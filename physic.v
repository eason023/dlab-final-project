==> flow/design.v <==
module physic (
    input wire clk,
    input wire rst_n,
    input wire en,  
    input wire p1_move_left, p1_move_right, p1_jump, p1_smash,
    input wire p2_move_left, p2_move_right, p2_jump, p2_smash,
    input wire p1_cover, 
    input wire p2_cover, 
    output wire [9:0] p1_pos_x, p1_pos_y,
    output wire [9:0] p2_pos_x, p2_pos_y,
    output wire [9:0] ball_pos_x, ball_pos_y,
    output wire p1_is_smash,   
    output wire p2_is_smash,   
    output wire ball_is_smash,    
    output reg game_over,
    output reg [1:0] winner,
    output reg valid
);
    localparam signed [15:0] SCALE = 16'd64; 
    localparam signed [15:0] GRAVITY      = 16'd25;    
    localparam signed [15:0] JUMP_FORCE   = 16'd650;   
    localparam signed [15:0] MOVE_SPEED   = 16'd200;   
    localparam signed [15:0] SMASH_X      = 16'd500;   
    localparam signed [15:0] SMASH_Y      = 16'd100;  
    localparam signed [15:0] SMASH_g      = 16'd333;
    localparam signed [15:0] BOUNCE_Y     = -16'd750;  
    localparam signed [15:0] FRICTION = 16'd3;
    localparam signed [19:0] FRICTION_SPEED = 20'd400;
    localparam signed [15:0] SPEED_THRESHOLD = 16'd600; 
    localparam signed [19:0] FLOOR_Y      = 20'd480 * SCALE;
    localparam signed [19:0] SCREEN_W     = 20'd640 * SCALE;
    localparam signed [19:0] BALL_SIZE    = 20'd80  * SCALE;
    localparam signed [19:0] P_H          = 20'd128 * SCALE;
    localparam signed [19:0] P_W          = 20'd128 * SCALE;
    localparam signed [19:0] P1_HIT_START = 20'd64  * SCALE; 
    localparam signed [19:0] P1_HIT_END   = 20'd124 * SCALE;
    localparam signed [19:0] P2_HIT_START = 20'd4   * SCALE; 
    localparam signed [19:0] P2_HIT_END   = 20'd64  * SCALE;
    localparam signed [19:0] HIT_HEAD_H   = 20'd40 * SCALE;
    localparam signed [19:0] NET_H        = 20'd180 * SCALE;
    localparam signed [19:0] NET_X        = 20'd320 * SCALE;
    localparam signed [19:0] BALL_START_L = 20'd120 * SCALE;
    localparam signed [19:0] BALL_START_R = 20'd440 * SCALE;
    reg signed [19:0] p1_x, p1_y, p1_vy;
    reg signed [19:0] p2_x, p2_y, p2_vy;
    reg signed [19:0] ball_x, ball_y, ball_vx = 0, ball_vy = 0;
    reg p1_air, p2_air;
    reg [9:0] cooldown;  
    assign p1_pos_x = p1_x >>> 6;
    assign p1_pos_y = p1_y >>> 6;
    assign p2_pos_x = p2_x >>> 6;
    assign p2_pos_y = p2_y >>> 6;
    assign ball_pos_x = ball_x >>> 6;
    assign ball_pos_y = ball_y >>> 6;
    wire signed [19:0] next_ball_x = ball_x + ball_vx;
    wire signed [19:0] next_ball_y = ball_y + ball_vy + GRAVITY;
    wire p1_hit = (ball_x + BALL_SIZE > p1_x + P1_HIT_START) && (ball_x < p1_x + P1_HIT_END) &&
                  (ball_y + BALL_SIZE > p1_y) && (ball_y < p1_y + P_H);
    wire p2_hit = (ball_x + BALL_SIZE > p2_x + P2_HIT_START) && (ball_x < p2_x + P2_HIT_END) &&
                  (ball_y + BALL_SIZE > p2_y) && (ball_y < p2_y + P_H);
    wire signed [15:0] abs_ball_vx = (ball_vx < 0) ? -ball_vx : ball_vx;
    wire signed [15:0] abs_ball_vy = (ball_vy < 0) ? -ball_vy : ball_vy;
    assign ball_is_smash = (abs_ball_vx > SPEED_THRESHOLD) || (abs_ball_vy > SPEED_THRESHOLD);
    assign p1_is_smash = p1_hit && p1_smash;
    assign p2_is_smash = p2_hit && p2_smash;
    always @(posedge clk or negedge rst_n) begin
        if (!rst_n) begin
            p1_x <= 100 * SCALE; p1_y <= (480 - 128) * SCALE; p1_vy <= 0; p1_air <= 0;
            p2_x <= 520 * SCALE; p2_y <= (480 - 128) * SCALE; p2_vy <= 0; p2_air <= 0;
            ball_x <= BALL_START_L; 
            ball_y <= 50  * SCALE;
            ball_vx <= 0; ball_vy <= 0;
            game_over <= 0; winner <= 0; valid <= 0; cooldown <= 0;
        end 
        else if (en) begin  
            valid <= 1;
            if (p1_move_left && p1_x > 0) p1_x <= p1_x - MOVE_SPEED;
            if (p1_move_right && p1_x < (NET_X - P_W)) p1_x <= p1_x + MOVE_SPEED;
            if (p1_jump && !p1_air) begin p1_vy <= -JUMP_FORCE; p1_air <= 1; end
            else if (p1_air) begin
                p1_vy <= p1_vy + GRAVITY;  
                p1_y <= p1_y + p1_vy;
                if (p1_y >= FLOOR_Y - P_H && p1_vy > 0) begin  
                    p1_y <= FLOOR_Y - P_H; p1_vy <= 0; p1_air <= 0;
                end
            end
            if (p2_move_left && p2_x > (NET_X)) p2_x <= p2_x - MOVE_SPEED;
            if (p2_move_right && p2_x < (SCREEN_W - P_W)) p2_x <= p2_x + MOVE_SPEED;
            if (p2_jump && !p2_air) begin p2_vy <= -JUMP_FORCE; p2_air <= 1; end
            else if (p2_air) begin
                p2_vy <= p2_vy + GRAVITY;
                p2_y <= p2_y + p2_vy;
                if (p2_y >= FLOOR_Y - P_H && p2_vy > 0) begin
                    p2_y <= FLOOR_Y - P_H; p2_vy <= 0; p2_air <= 0;
                end
            end
            if (ball_vx > FRICTION_SPEED) begin
                ball_vx <= ball_vx - FRICTION; 
            end
            else if (ball_vx < -FRICTION_SPEED) begin
                ball_vx <= ball_vx + FRICTION;
            end
            ball_vy <= ball_vy + GRAVITY;
            ball_x <= ball_x + ball_vx;
            ball_y <= ball_y + ball_vy;
            if (cooldown > 0) cooldown <= cooldown - 1;
            else if (p1_hit || p2_hit) begin
                cooldown <= 15;  
                if (p1_hit) begin
                    if ((ball_y + (BALL_SIZE >>> 1)) < (p1_y + HIT_HEAD_H)) begin
                        ball_y <= p1_y - BALL_SIZE;  
                        if (p1_smash) begin
                            if(p1_air) begin
                                ball_vx <= SMASH_X + SMASH_X * ((p1_move_right)?2:1);
                                ball_vy <= SMASH_Y; 
                            end
                            else begin
                                ball_vx <= SMASH_g + SMASH_g * ((p1_move_right)?2:1);
                                ball_vy <= (-SMASH_g) + (-SMASH_g) * ((p1_move_right)?2:1);                                
                            end
                        end
                        else begin
                            if ((ball_x + (BALL_SIZE >>> 1)) > (p1_x + (P_W >>> 1))) 
                                ball_vx <= ball_vx + 5 * SCALE; 
                            else 
                                ball_vx <= ball_vx - 5 * SCALE;
                            if (ball_vy > -8*SCALE) ball_vy <= BOUNCE_Y;
                            else ball_vy <= -ball_vy;
                        end
                    end 
                    else begin
                        if ((ball_x + (BALL_SIZE >>> 1)) > (p1_x + (P_W >>> 1))) begin
                            ball_x <= p1_x + P1_HIT_END + 1;
                            ball_vx <= 16'd400;  
                        end else begin
                            ball_x <= p1_x + P1_HIT_START - BALL_SIZE - 1;
                            ball_vx <= -16'd400;  
                        end
                        if (ball_vy < 0) ball_vy <= 0; 
                    end
                end 
                else if (p2_hit) begin
                    if ((ball_y + (BALL_SIZE >>> 1)) < (p2_y + HIT_HEAD_H)) begin
                        ball_y <= p2_y - BALL_SIZE;
                        if (p2_smash) begin
                            if(p2_air) begin
                                ball_vx <= (-SMASH_X) + (-SMASH_X) * ((p2_move_left)?2:1);
                                ball_vy <= SMASH_Y; 
                            end
                            else begin
                                ball_vx <= (-SMASH_g) + (-SMASH_g) * ((p2_move_left)?2:1);
                                ball_vy <= (-SMASH_g) + (-SMASH_g) * ((p2_move_left)?2:1);
                            end
                        end
                        else begin
                            if ((ball_x + (BALL_SIZE >>> 1)) > (p2_x + (P_W >>> 1))) 
                                ball_vx <= ball_vx + 5 * SCALE;
                            else 
                                ball_vx <= ball_vx - 5 * SCALE;
                            if (ball_vy > -8*SCALE) ball_vy <= BOUNCE_Y;
                            else ball_vy <= -ball_vy;
                        end
                    end
                    else begin
                        if ((ball_x + (BALL_SIZE >>> 1)) > (p2_x + (P_W >>> 1))) begin
                            ball_x <= p2_x + P2_HIT_END + 1;
                            ball_vx <= 16'd400;
                        end else begin
                            ball_x <= p2_x + P2_HIT_START - BALL_SIZE - 1;
                            ball_vx <= -16'd400;
                        end
                        if (ball_vy < 0) ball_vy <= 0;
                    end
                end
            end
            if (ball_x <= 1) begin 
                ball_x <= 2; 
                ball_vx <= -ball_vx; 
            end
            else if (ball_x >= SCREEN_W - BALL_SIZE - 1) begin
                ball_x <= SCREEN_W - BALL_SIZE - 2;
                ball_vx <= -ball_vx;
            end
            if (ball_y >= FLOOR_Y - BALL_SIZE) begin
                game_over <= 1;
                winner <= (ball_x < NET_X) ? 2 : 1;
                ball_y <= FLOOR_Y - BALL_SIZE; ball_vx <= 0; ball_vy <= 0;
            end
            if(ball_y <= 0) begin
                ball_y <= 1;
                ball_vy <= - ball_vy;
            end
            if (next_ball_y + BALL_SIZE > FLOOR_Y - NET_H && next_ball_x + BALL_SIZE > NET_X - 3*SCALE && next_ball_x < NET_X + 3*SCALE) begin
                if ((ball_y + (BALL_SIZE >>> 1) + ((BALL_SIZE >>> 2))) < (FLOOR_Y - NET_H)) begin 
                    if (ball_vy > 0) begin
                        ball_vy <= -ball_vy; 
                    end
                end
                else begin  
                    if ((ball_x + (BALL_SIZE >>> 1)) < NET_X) begin 
                        if (ball_vx > 0) begin
                            ball_vx <= -ball_vx;
                            ball_x <= NET_X - 3*SCALE - BALL_SIZE - 2;
                        end
                    end
                    else begin 
                        if (ball_vx < 0) begin
                            ball_vx <= -ball_vx;
                            ball_x <= NET_X + 3*SCALE + 2;
                        end
                    end
                end
            end
            if (game_over) begin
                p1_x <= 100 * SCALE; p1_y <= (480 - 128) * SCALE; p1_vy <= 0; p1_air <= 0;
                p2_x <= 520 * SCALE; p2_y <= (480 - 128) * SCALE; p2_vy <= 0; p2_air <= 0;
                ball_y <= 50 * SCALE; 
                ball_vx <= 0; 
                ball_vy <= 0;
                if (winner == 1) ball_x <= BALL_START_R;
                else ball_x <= BALL_START_L;
                game_over <= 0;
            end
        end 
        else begin
            valid <= 0;
        end
    end
endmodule
## Reports on physic

What the tools print for physic, step after step.
Lines are those of the file above, counted from 1.
Cell names lack the library's common part.
Not given: --

| set-up | value |
|---|---|
| top module | physic |
| clock port | clk |
| standard-cell library | sky130hd |
| timing corner | tt_025C_1v80 |

## Elaborated design

Source: Yosys, flattened and elaborated, memories not mapped. Widths are those after wreduce. Registers that Yosys merges into a memory's read port (data or address) are not register bits. Print and check cells do not count.

| bit counts | value |
|---|---|
| bits in registers | 216 |
| bits of input ports | 13 |
| output and inout port bits | 67 |
| elaborated cells | 261 |

| operators by class | value |
|---|---|
| $add $sub $neg | 51 |
| multipliers | 5 |
| magnitude comparators | 40 |
| equality and inequality tests | 3 |
| mux-type cells | 109 |
| reductions and logical operators | 37 |

Operator list:

| kind | number |
|---|---|
| two-way mux 20 bit | 90 |
| adder 20 x 14 -> 20 bit with constant B | 9 |
| greater-than comparator 20 bit | 6 |
| < comparator 20 bit | 6 |
| greater-than comparator 20 x 1 -> 1 bit with constant B | 5 |
| adder 20 x 13 -> 20 bit with constant B | 4 |
| subtractor 20 x 14 -> 20 bit with constant B | 4 |
| < comparator 20 x 16 -> 1 bit with constant B | 4 |
| adder 20 bit | 4 |
| adder 20 x 6 -> 20 bit with constant B | 4 |
| multiplier 10 x 3 -> 13 bit with constant A | 2 |
| adder 10 x 20 -> 20 bit with constant A | 3 |
| adder 20 x 10 -> 20 bit with constant B | 3 |
| >= comparator 20 x 16 -> 1 bit with constant B | 3 |
| < comparator 20 x 1 -> 1 bit with constant B | 2 |
| greater-than comparator 20 x 10 -> 1 bit with constant B | 2 |
| adder 20 x 15 -> 20 bit with constant B | 2 |
| greater-than comparator 20 x 16 -> 1 bit with constant B | 2 |
| adder 20 x 2 -> 20 bit with constant B | 2 |
| subtractor 20 x 2 -> 20 bit with constant B | 2 |
| adder 20 x 9 -> 20 bit with constant B | 2 |
| subtractor 20 x 9 -> 20 bit with constant B | 2 |
| negation 20 bit | 2 |
| multiplier 8 x 3 -> 11 bit with constant A | 1 |
| greater-than comparator 16 x 11 -> 1 bit with constant B | 2 |
| two-way mux 16 bit | 2 |
| adder 10 x 13 -> 14 bit with constant A | 2 |
| multiplier 9 x 2 -> 11 bit with constant A | 1 |

Not listed: further kinds 28, cells in them 72.

## Longest topological paths

Longest topological path by Yosys (ltp), each cell counted once; first at word level (registers and memories cut), then after technology mapping (sequential cells cut; the memories' decode and read muxes count).

| logic depth | value |
|---|---|
| depth in word-level cells | 18 |
| ABC_AREA | 0 |
| gate-level depth with buffers | 23 |
| mapped depth without buffers | 21 |

## Synthesis result

The flow's flattened synthesis, as Yosys stat reports it; memories are mapped. The netlist is that of the ABC_AREA named above (0 if unset); the other value can give another one.

Cells by type:

| cell type | number | area in all (µm²) |
|---|---|---|
| dfrtp_1 | 192 | 4.8E+03 |
| ha_1 | 330 | 4128.96 |
| xnor2_1 | 210 | 1.84E+03 |
| nand2_1 | 404 | 1.52E+03 |
| o21ai_0 | 302 | 1511.45 |
| a21oi_1 | 276 | 1.38E+03 |
| nor2_1 | 276 | 1.04E+03 |
| xor2_1 | 87 | 761.981 |
| inv_1 | 194 | 728.198 |
| clkbuf_1 | 175 | 656.88 |
| nor3_1 | 119 | 595.571 |
| nand3_1 | 113 | 565.542 |
| a21o_1 | 66 | 495.475 |
| dfstp_2 | 18 | 472.954 |
| buf_4 | 60 | 450.432 |
| o22ai_1 | 68 | 425.408 |
| a31oi_1 | 51 | 319.056 |
| mux2i_1 | 29 | 290.278 |

Not listed: further types 87, cells in them 860.

| synthesis totals | value |
|---|---|
| cells in the netlist | 3830 |
| cell area after synthesis | 28628.7 µm² |
| sequential area | 5277.6 µm² |
| flip-flops | 210 |
| buffer cells | 265 |

## Worst setup path after synthesis

OpenSTA on the mapped netlist: ideal clock, no wires. The path of least setup slack (recovery checks aside). Input and output delay are each 20% of the period. Register names are those of the netlist, which keeps one name where synthesis merged equal registers.

| timing path post-synthesis | value |
|---|---|
| kind | register -> output |
| start | register p1_y[15] |
| end | output p1_is_smash |
| clock period | 6.19 ns |
| output delay | 1.238 ns |
| launch time at the first pin | 0.000 ns |
| data arrival time | 4.094 ns |
| data required time | 4.952 ns |
| path slack | 0.858 ns |
| delay of the path | 4.094 ns |
| driving pins on the path | 17 |
| path buffers | 4 |
| synthesis period reached | 5.332 ns |

"delay of the path" is the arrival time less input delay plus setup time.
At an output port there is no setup time.
"driving pins on the path": output pins that drive a net of the path, with the launching flip-flop's if there is one; two outputs of one cell count as two.
"synthesis period reached" = period - worst setup slack (recovery checks aside). The figure is calculated, with input and output delays left at 20% of the set period.
Between the ends stands the longest chain of elaborated cells between them, by number of cells; it is not shown to be the way that was timed. Of several equally long chains one is given.
A line is the first line of the expression or statement that the cell stems from. Yosys adds cells for indexed reads and writes and turns some case tables into memories.
At most two assigning lines are given for a register; there are more.

| between the ends, post-synthesis | value |
|---|---|
| path through | dfrtp_1 -> clkbuf_1 -> inv_1 -> nor3_1 -> nand3_1 -> xnor2_1 -> ha_1 -> and3_1 -> o2111a_1 -> and3b_1 -> a2111oi_0 -> o211ai_1 -> nor3_1 -> clkbuf_1 -> buf_1 -> buf_1 -> and2_1 |
| length of the longest elaborated chain | 4 |
| elaborated cells between the ends (all ways) | 6 |
| source lines of those cells | 3 |
| classes of those cells | 1 x add/sub; 2 x compare; 3 x reduce/logical |

Ends and longest elaborated chain, post-synthesis:

| element | RTL line | RTL |
|---|---|---|
| from (decl) | 44 | `reg signed [19:0] p1_x, p1_y, p1_vy;` |
| from (assign) | 68 | `p1_x <= 100 * SCALE; p1_y <= (480 - 128) * SCALE; p1_vy <= 0; p1_air <= 0;` |
| from (assign) | 82 | `p1_y <= p1_y + p1_vy;` |
| adder 20 x 15 -> 20 bit | 58 | `(ball_y + BALL_SIZE > p1_y) && (ball_y < p1_y + P_H);` |
| < comparator 20 bit | 58 |  |
| logical AND 1 bit | 57 | `wire p1_hit = (ball_x + BALL_SIZE > p1_x + P1_HIT_START) && (ball_x < p1_x + P1_HIT_END) &&` |
| logical AND 1 bit | 64 | `assign p1_is_smash = p1_hit && p1_smash;` |
| to (decl) | 12 | `output wire p1_is_smash,` |

## Path in the finished layout

Path of least setup slack in the final report of flow run 2 (OpenROAD, finished layout, wires in). Where an end is a register, its clock arrival counts in the times.

| timing path post-layout | value |
|---|---|
| kind | register -> register |
| start | register ball_vx[0] |
| end | register ball_vx[12] |
| clock period | 3.12 ns |
| library setup time | 0.11 ns |
| launch time at the first pin | 0.61 ns |
| data arrival time | 5.18 ns |
| data required time | 3.62 ns |
| path slack | -1.56 ns |
| driving pins on the path | 18 |
| path buffers | 2 |

Between the ends stands the longest chain of elaborated cells between them, by number of cells; it is not shown to be the way that was timed. Of several equally long chains one is given.
At most two assigning lines are given for a register; there are more.

| between the ends, post-layout | value |
|---|---|
| path through | dfrtp_1 -> ha_4 -> fa_2 -> a211oi_2 -> o2111ai_2 -> buf_4 -> a221o_2 -> a221oi_2 -> xnor2_1 -> o211ai_1 -> nor4_1 -> mux2i_1 -> or4b_4 -> buf_12 -> nor2_8 -> a21oi_4 -> o221a_1 -> a221o_1 |
| length of the longest elaborated chain | 16 |
| elaborated cells between the ends (all ways) | 36 |
| classes of those cells | 7 x add/sub; 6 x compare; 21 x mux; 2 x reduce/logical |

Ends and longest elaborated chain, post-layout:

| element | RTL line | RTL |
|---|---|---|
| from (decl) | 46 | `reg signed [19:0] ball_x, ball_y, ball_vx = 0, ball_vy = 0;` |
| from (assign) | 98 | `ball_vx <= ball_vx - FRICTION;` |
| from (assign) | 101 | `ball_vx <= ball_vx + FRICTION;` |
| subtractor 20 x 10 -> 20 bit | 159 | `ball_vx <= ball_vx - 5 * SCALE;` |
| two-way mux 20 bit | 156 | `if ((ball_x + (BALL_SIZE >>> 1)) > (p2_x + (P_W >>> 1)))` |
| two-way mux 20 bit | 145 | `if (p2_smash) begin` |
| two-way mux 20 bit | 143 | `if ((ball_y + (BALL_SIZE >>> 1)) < (p2_y + HIT_HEAD_H)) begin` |
| two-way mux 20 bit | 142 | `else if (p2_hit) begin` |
| two-way mux 20 bit | 109 | `if (p1_hit) begin` |
| two-way mux 20 bit | 107 | `else if (p1_hit \|\| p2_hit) begin` |
| [2 not listed] | -- |  |
| two-way mux 20 bit | 176 | `if (ball_x <= 1) begin` |
| two-way mux 20 bit | 184 | `if (ball_y >= FLOOR_Y - BALL_SIZE) begin` |
| two-way mux 20 bit | 207 | `if (ball_vx < 0) begin` |
| two-way mux 20 bit | 200 | `if ((ball_x + (BALL_SIZE >>> 1)) < NET_X) begin` |
| two-way mux 20 bit | 194 | `if ((ball_y + (BALL_SIZE >>> 1) + ((BALL_SIZE >>> 2))) < (FLOOR_Y - NET_H)) begin` |
| two-way mux 20 bit | 193 | `if (next_ball_y + BALL_SIZE > FLOOR_Y - NET_H && next_ball_x + BALL_SIZE > NET_X - 3*SCALE && next_ball_x < NE ...` |
| two-way mux 20 bit | 214 | `if (game_over) begin` |
| to (assign) | 202 | `ball_vx <= -ball_vx;` |
| to (assign) | 208 | `ball_vx <= -ball_vx;` |
| to (decl) | 46 |  |

Hand-over note for physic

Top module physic; platform sky130hd; tools Yosys and OpenROAD; 2 stored runs in no particular order. Input and output delays are each 20% of the period that was set; the output load is 0.01 pF.
By "critical setup path time" is meant the share of the clock period that the worst setup path is allowed (20% is reserved at inputs, 20% at outputs), minus its slack. Clock arrival times at its registers enter into it.
A setting shown as . is not set for that run.
A result given as . is not shown for that run.

| setting or result | flow run 1 | flow run 2 |
|---|---|---|
| period_ns | 5.61 | 3.12 |
| CORE_UTILIZATION | 72 | 38 |
| SETUP_SLACK_MARGIN | 1.11 | . |
| PLACE_DENSITY_LB_ADDON | 0.02 | 0.1 |
| HOLD_SLACK_MARGIN | 0.03 | . |
| CELL_PAD_IN_SITES_GLOBAL_PLACEMENT | 3 | . |
| CELL_PAD_IN_SITES_DETAIL_PLACEMENT | 0 | . |
| TNS_END_PERCENT | 95 | . |
| ABC_AREA | 0 | . |
| CTS_CLUSTER_SIZE | 70 | . |
| MAX_ROUTING_LAYER | met5 | . |
| CAP_MARGIN | 20 | 0 |
| CORE_MARGIN | 2 | 7 |
| SLEW_MARGIN | 20 | 20 |
| GPL_ROUTABILITY_DRIVEN | . | 1 |
| worst hold slack in the final report (ns) | . | 0.394 |
| critical setup path time (ns) | . | 4.68 |
| class of the worst setup path | . | register -> register |
| area inside the die boundary (µm²) | . | 83220.7 |
| standard-cell area after routing (µm²) | . | 44114.8 |
| post-route utilization | . | 0.593 |
| post-synthesis cell area (µm²) | . | 28628.7 |
| sum of negative setup slack (ns) | . | -138.613 |
| smallest setup slack (ns) | . | -1.557 |

Flow run 1: unfinished; error FLW-0024 in placement

End of note.
