==> flow/design.v <==
module com_player_strong (
    input wire clk,
    input wire rst_n,
    input wire [9:0] ball_x,
    input wire [9:0] ball_y,
    input wire [9:0] my_pos_x, 
    input wire [9:0] my_pos_y,
    output reg op_move_left,
    output reg op_move_right,
    output reg op_jump,
    output reg op_smash
);
    localparam CENTER_X  = 10'd210;  
    localparam NET_X     = 10'd160;  
    localparam TOLERANCE = 10'd5;    
    always @(posedge clk or negedge rst_n) begin
        if (!rst_n) begin
            op_move_left  <= 0;
            op_move_right <= 0;
            op_jump       <= 0;
            op_smash      <= 0;
        end else begin
            op_move_left  <= 0;
            op_move_right <= 0;
            if (ball_x > NET_X) begin 
                if (ball_x > my_pos_x + TOLERANCE) 
                    op_move_right <= 1'b1;
                else if (ball_x < my_pos_x - TOLERANCE) 
                    op_move_left  <= 1'b1;
            end else begin 
                if (my_pos_x > CENTER_X + TOLERANCE) 
                    op_move_left  <= 1'b1;
                else if (my_pos_x < CENTER_X - TOLERANCE) 
                    op_move_right <= 1'b1;
            end
            if (ball_x > NET_X && 
               (ball_x > my_pos_x - 30 && ball_x < my_pos_x + 30) && 
               (ball_y < 10'd200)) begin
                op_jump <= 1'b1;
            end else begin
                op_jump <= 1'b0;
            end
            if ((ball_x > my_pos_x - 20 && ball_x < my_pos_x + 20) && 
                (ball_y > my_pos_y - 40 && ball_y < my_pos_y + 40)) begin
                op_smash <= 1'b1;
            end else begin
                op_smash <= 1'b0;
            end
        end
    end
endmodule
Tool chain data of com_player_strong
Tool output for the design above, in the order of the flow. Lines are those of the file above, counted from 1. Operators: Yosys type, input widths -> output width; for muxes data width and select width s. Library cell names are shortened. The mark -- stands for no value.

Top module: com_player_strong. Clock: clk. Standard-cell library: sky130hd. Library corner: tt_025C_1v80.

Word-level counts
Yosys after proc, flatten, opt, wreduce and memory -nomap, before mapping. Enables and synchronous resets that opt folds into registers are not counted as muxes. Memory bits, and registers merged into a memory's read port (data or address), are not among the register bits. Print and check cells are not counted. Equal cells are merged and count once.

The figure for cells after elaboration is 40. The figure for input bits is 42. The entry for register bits after elaboration reads 4. For output and inout port bits the number is 4.

The entry for $lt $le $gt $ge reads 12. The figure for reduce/logical cells is 6. The figure for add/sub/neg operators is 8. The figure for muxes and demuxes is 10.

Operators by type and width (number): $gt 10x32->1 (3); $lt 10x11->1 (3); $add 10x5->11 const B (2); $sub 10x5->11 const B (2); $gt 10x8->1 const B (2); $lt 10x8->1 const B (2); $add 10x6->11 const B (1); $sub 10x6->11 const B (1); $gt 10x10->1 (1); $lt 10x10->1 (1); $add 10x3->10 const B (1); $sub 10x3->10 const B (1); $mux 1 (10); $logic_and 1x1->1 (6).

Depth
Yosys ltp: most cells in a row. Word level: on the elaborated netlist, between registers, memories and ports. Mapped: between sequential cells and ports; inverters and the memories' decode and read muxes count.

For word-level depth the number is 6. For ABC_AREA the number is 0. Depth in mapped cells: 14. The figure for gate-level depth less buffers is 13.

Synthesis result
Yosys stat after the flow's synthesis: flattened, memories mapped to cells. It holds for the ABC_AREA given above (unset counts as 0); a run with the other value may have another netlist.

Under cell area after synthesis stands 2783.9 sq um. For area of sequential cells the number is 100.1 sq um. The figure for buffers is 14. The entry for flip-flops reads 4. For standard cells after synthesis the number is 363.

Cells by type: ha_1 (number 83, total area 1.04E+03 sq um); xor2_1 (number 27, total area 236.477 sq um); xnor2_1 (number 25, total area 218.96 sq um); a21oi_1 (number 26, total area 130.125 sq um); nand2_1 (number 33, total area 123.869 sq um); o21ai_0 (number 22, total area 110.106 sq um); dfrtp_1 (number 4, total area 100.096 sq um); nor2_1 (number 22, total area 82.579 sq um); nor2b_1 (number 11, total area 68.816 sq um); inv_1 (number 16, total area 60.058 sq um); nor4_1 (number 9, total area 56.304 sq um); a21o_1 (number 6, total area 45.043 sq um); nor3_1 (number 9, total area 45.043 sq um); nand4_1 (number 7, total area 43.792 sq um); nand2b_1 (number 6, total area 37.536 sq um); o211ai_1 (number 5, total area 37.536 sq um); a211oi_1 (number 4, total area 30.029 sq um); clkbuf_1 (number 7, total area 26.275 sq um).

Other cell types: 22; their cells: 41.

Path before layout
Path of least setup slack by OpenSTA after synthesis, without wires, with an ideal clock, recovery checks aside; 20% of the period is set as input and as output delay. Where synthesis merged equal registers, the netlist keeps one of their names.

Kind: input -> register. From: input my_pos_x[5]. To: register op_move_left. The entry for library setup time reads 83 ps. For period the number is 3080 ps. The entry for arrival time reads 2768 ps. For path buffers the number is 2. Setup slack: 229 ps. Under stages stands 11. The entry for data required time reads 2997 ps. The entry for delay of the path reads 2235 ps. Under launch time at the first pin stands 616 ps. For external input delay the number is 616 ps. The entry for period reached after synthesis reads 2851 ps.

"delay of the path" is the arrival time less input delay plus setup time. "stages": output pins that drive a net of the path, with the launching flip-flop's if there is one; two outputs of one cell count as two. "period reached after synthesis" = period - worst setup slack (recovery checks aside). The figure is calculated, with input and output delays left at 20% of the set period. The rows between start and end are the longest chain of elaborated cells between them; the timing report does not say that the signal goes this way. Where chains are equally long, one stands for them. Each line given opens the expression or statement behind the cell; cells for indexed reads and writes are added by Yosys, which also makes memories of some case tables. A register here has more assigning lines than the two given.

Path through: clkbuf_1 -> buf_1 -> nand2_1 -> xor2_1 -> ha_1 -> nand4_1 -> nor2_1 -> and3_1 -> a31oi_1 -> or4_1 -> o21ai_0. Under length of the longest elaborated chain stands 5. The figure for elaborated cells on any way between the ends is 9. The entry for RTL lines with such cells reads 4. Classes of those cells: add/sub (2); compare (3); mux (4).

Ends and longest elaborated chain, post-synthesis: start: declaration (line 6) `input wire [9:0] my_pos_x,`; $sub 10x3->10 (line 28) `else if (ball_x < my_pos_x - TOLERANCE)`; $lt 10x10->1 (line 28); $mux 1 (line 28); $mux 1 (line 26) `if (ball_x > my_pos_x + TOLERANCE)`; $mux 1 (line 25) `if (ball_x > NET_X) begin`; end: assignment (line 23) `op_move_left  <= 0;`; end: assignment (line 29) `op_move_left  <= 1'b1;`; end: declaration (line 8) `output reg op_move_left,`.

Worst path after layout
Path of least setup slack in the final report of entry A (OpenROAD, finished layout, wires in). Where an end is a register, its clock arrival counts in the times. The path's times are printed in steps of 10 ps; the period is the one set.

Kind: input -> register. From: input my_pos_x[2]. To: register op_move_left. Setup slack: 500 ps. For period the number is 4070 ps. The entry for library setup time reads 80 ps. Under launch time at the first pin stands 810 ps. The entry for data required time reads 4200 ps. For external input delay the number is 810 ps. The entry for arrival time reads 3710 ps. For path buffers the number is 1. Under stages stands 14.

The rows between start and end are the longest chain of elaborated cells between them; the timing report does not say that the signal goes this way. Where chains are equally long, one stands for them. A register here has more assigning lines than the two given.

Path through: clkdlybuf4s50_1 -> inv_1 -> ha_1 -> a21oi_1 -> nand3b_1 -> nor2_1 -> xnor2_1 -> ha_1 -> nand4_1 -> nor2_1 -> and3_1 -> a31oi_1 -> or4_1 -> o21ai_0. Under length of the longest elaborated chain stands 5. The figure for elaborated cells on any way between the ends is 9. The entry for RTL lines with such cells reads 4. Classes of those cells: add/sub (2); compare (3); mux (4).

Ends and longest elaborated chain, post-layout: start: declaration (line 6) `input wire [9:0] my_pos_x,`; $sub 10x3->10 (line 28) `else if (ball_x < my_pos_x - TOLERANCE)`; $lt 10x10->1 (line 28); $mux 1 (line 28); $mux 1 (line 26) `if (ball_x > my_pos_x + TOLERANCE)`; $mux 1 (line 25) `if (ball_x > NET_X) begin`; end: assignment (line 23) `op_move_left  <= 0;`; end: assignment (line 29) `op_move_left  <= 1'b1;`; end: declaration (line 8) `output reg op_move_left,`.

Appendix: measured runs

Design com_player_strong on sky130hd. What follows are 2 stored runs of the flow, each under its own settings; their order means nothing. The constraints put input and output delay at 20% of the set period each and load the outputs with 0.01 pF. "clock period reached" means the clock period less the worst setup slack. The figure is calculated, with input and output delays left at 20% of the set period. "allowed time less slack (worst setup path)": the worst setup path's part of the clock period (all of it between registers, 20% less for each end at a port) less its slack. A launch clock that arrives late makes it longer, a capture clock that arrives late makes it shorter. "total power of the final layout" rests on the timing tool's default activity at the inputs, not on a simulated workload. "allowed time less slack (worst setup path)" is known to 10 ps.

Files of entry A:
==> flow/run.sh <==
#!/bin/bash
# the make line also repeats the synthesis and layout settings of config.mk as NAME=value (left out here)
make -C /OpenROAD-flow-scripts/flow DESIGN_CONFIG=/design/flow/config.mk WORK_HOME=/design/flow/orfs CLKGATE_MAP_FILE= finish
==> flow/config.mk <==
export PLATFORM = sky130hd
export DESIGN_NAME = com_player_strong
export DESIGN_NICKNAME = com_player_strong
export VERILOG_FILES = /design/flow/design.v
export SDC_FILE = /design/flow/constraint.sdc
export NUM_CORES = 4
export LEC_CHECK = 0
export CAP_MARGIN = 20
export CORE_MARGIN = 2
export CORE_UTILIZATION = 40
export SLEW_MARGIN = 20
==> flow/constraint.sdc <==
create_clock -name core_clock -period 4.07 [get_ports {clk}]
set_input_delay 0.8140 -clock core_clock [delete_from_list [all_inputs] [get_ports {clk}]]
set_output_delay 0.8140 -clock core_clock [all_outputs]
set_load 0.01 [all_outputs]

Results of entry A. The measured cell area after synthesis is 2783.9 sq um. The die area comes to 7643.1 sq um. The standard-cell area after routing stands at 3432.0 sq um. The measured utilization in the final report is 50.8%. The worst setup slack after layout stands at 498 ps. The measured setup total negative slack is 0 ps. The total power of the final layout stands at 0.5288 mW. The clock period reached is 3572 ps. The allowed time less slack (worst setup path) reads 2760 ps. Type of the worst setup path: input -> register.

Files of entry B:
==> flow/run.sh <==
#!/bin/bash
# the make line also repeats the synthesis and layout settings of config.mk as NAME=value (left out here)
make -C /OpenROAD-flow-scripts/flow DESIGN_CONFIG=/design/flow/config.mk WORK_HOME=/design/flow/orfs CLKGATE_MAP_FILE= finish
==> flow/config.mk <==
export PLATFORM = sky130hd
export DESIGN_NAME = com_player_strong
export DESIGN_NICKNAME = com_player_strong
export VERILOG_FILES = /design/flow/design.v
export SDC_FILE = /design/flow/constraint.sdc
export NUM_CORES = 4
export LEC_CHECK = 0
export CAP_MARGIN = 40
export CELL_PAD_IN_SITES_GLOBAL_PLACEMENT = 2
export CORE_MARGIN = 7
export CORE_UTILIZATION = 69
export MAX_ROUTING_LAYER = met5
export PLACE_DENSITY = 0.58
export SLEW_MARGIN = 20
export TNS_END_PERCENT = 10
==> flow/constraint.sdc <==
create_clock -name core_clock -period 4.88 [get_ports {clk}]
set_input_delay 0.9760 -clock core_clock [delete_from_list [all_inputs] [get_ports {clk}]]
set_output_delay 0.9760 -clock core_clock [all_outputs]
set_load 0.01 [all_outputs]

Outcome of entry B: not finished: placement ended with error GPL-0301.
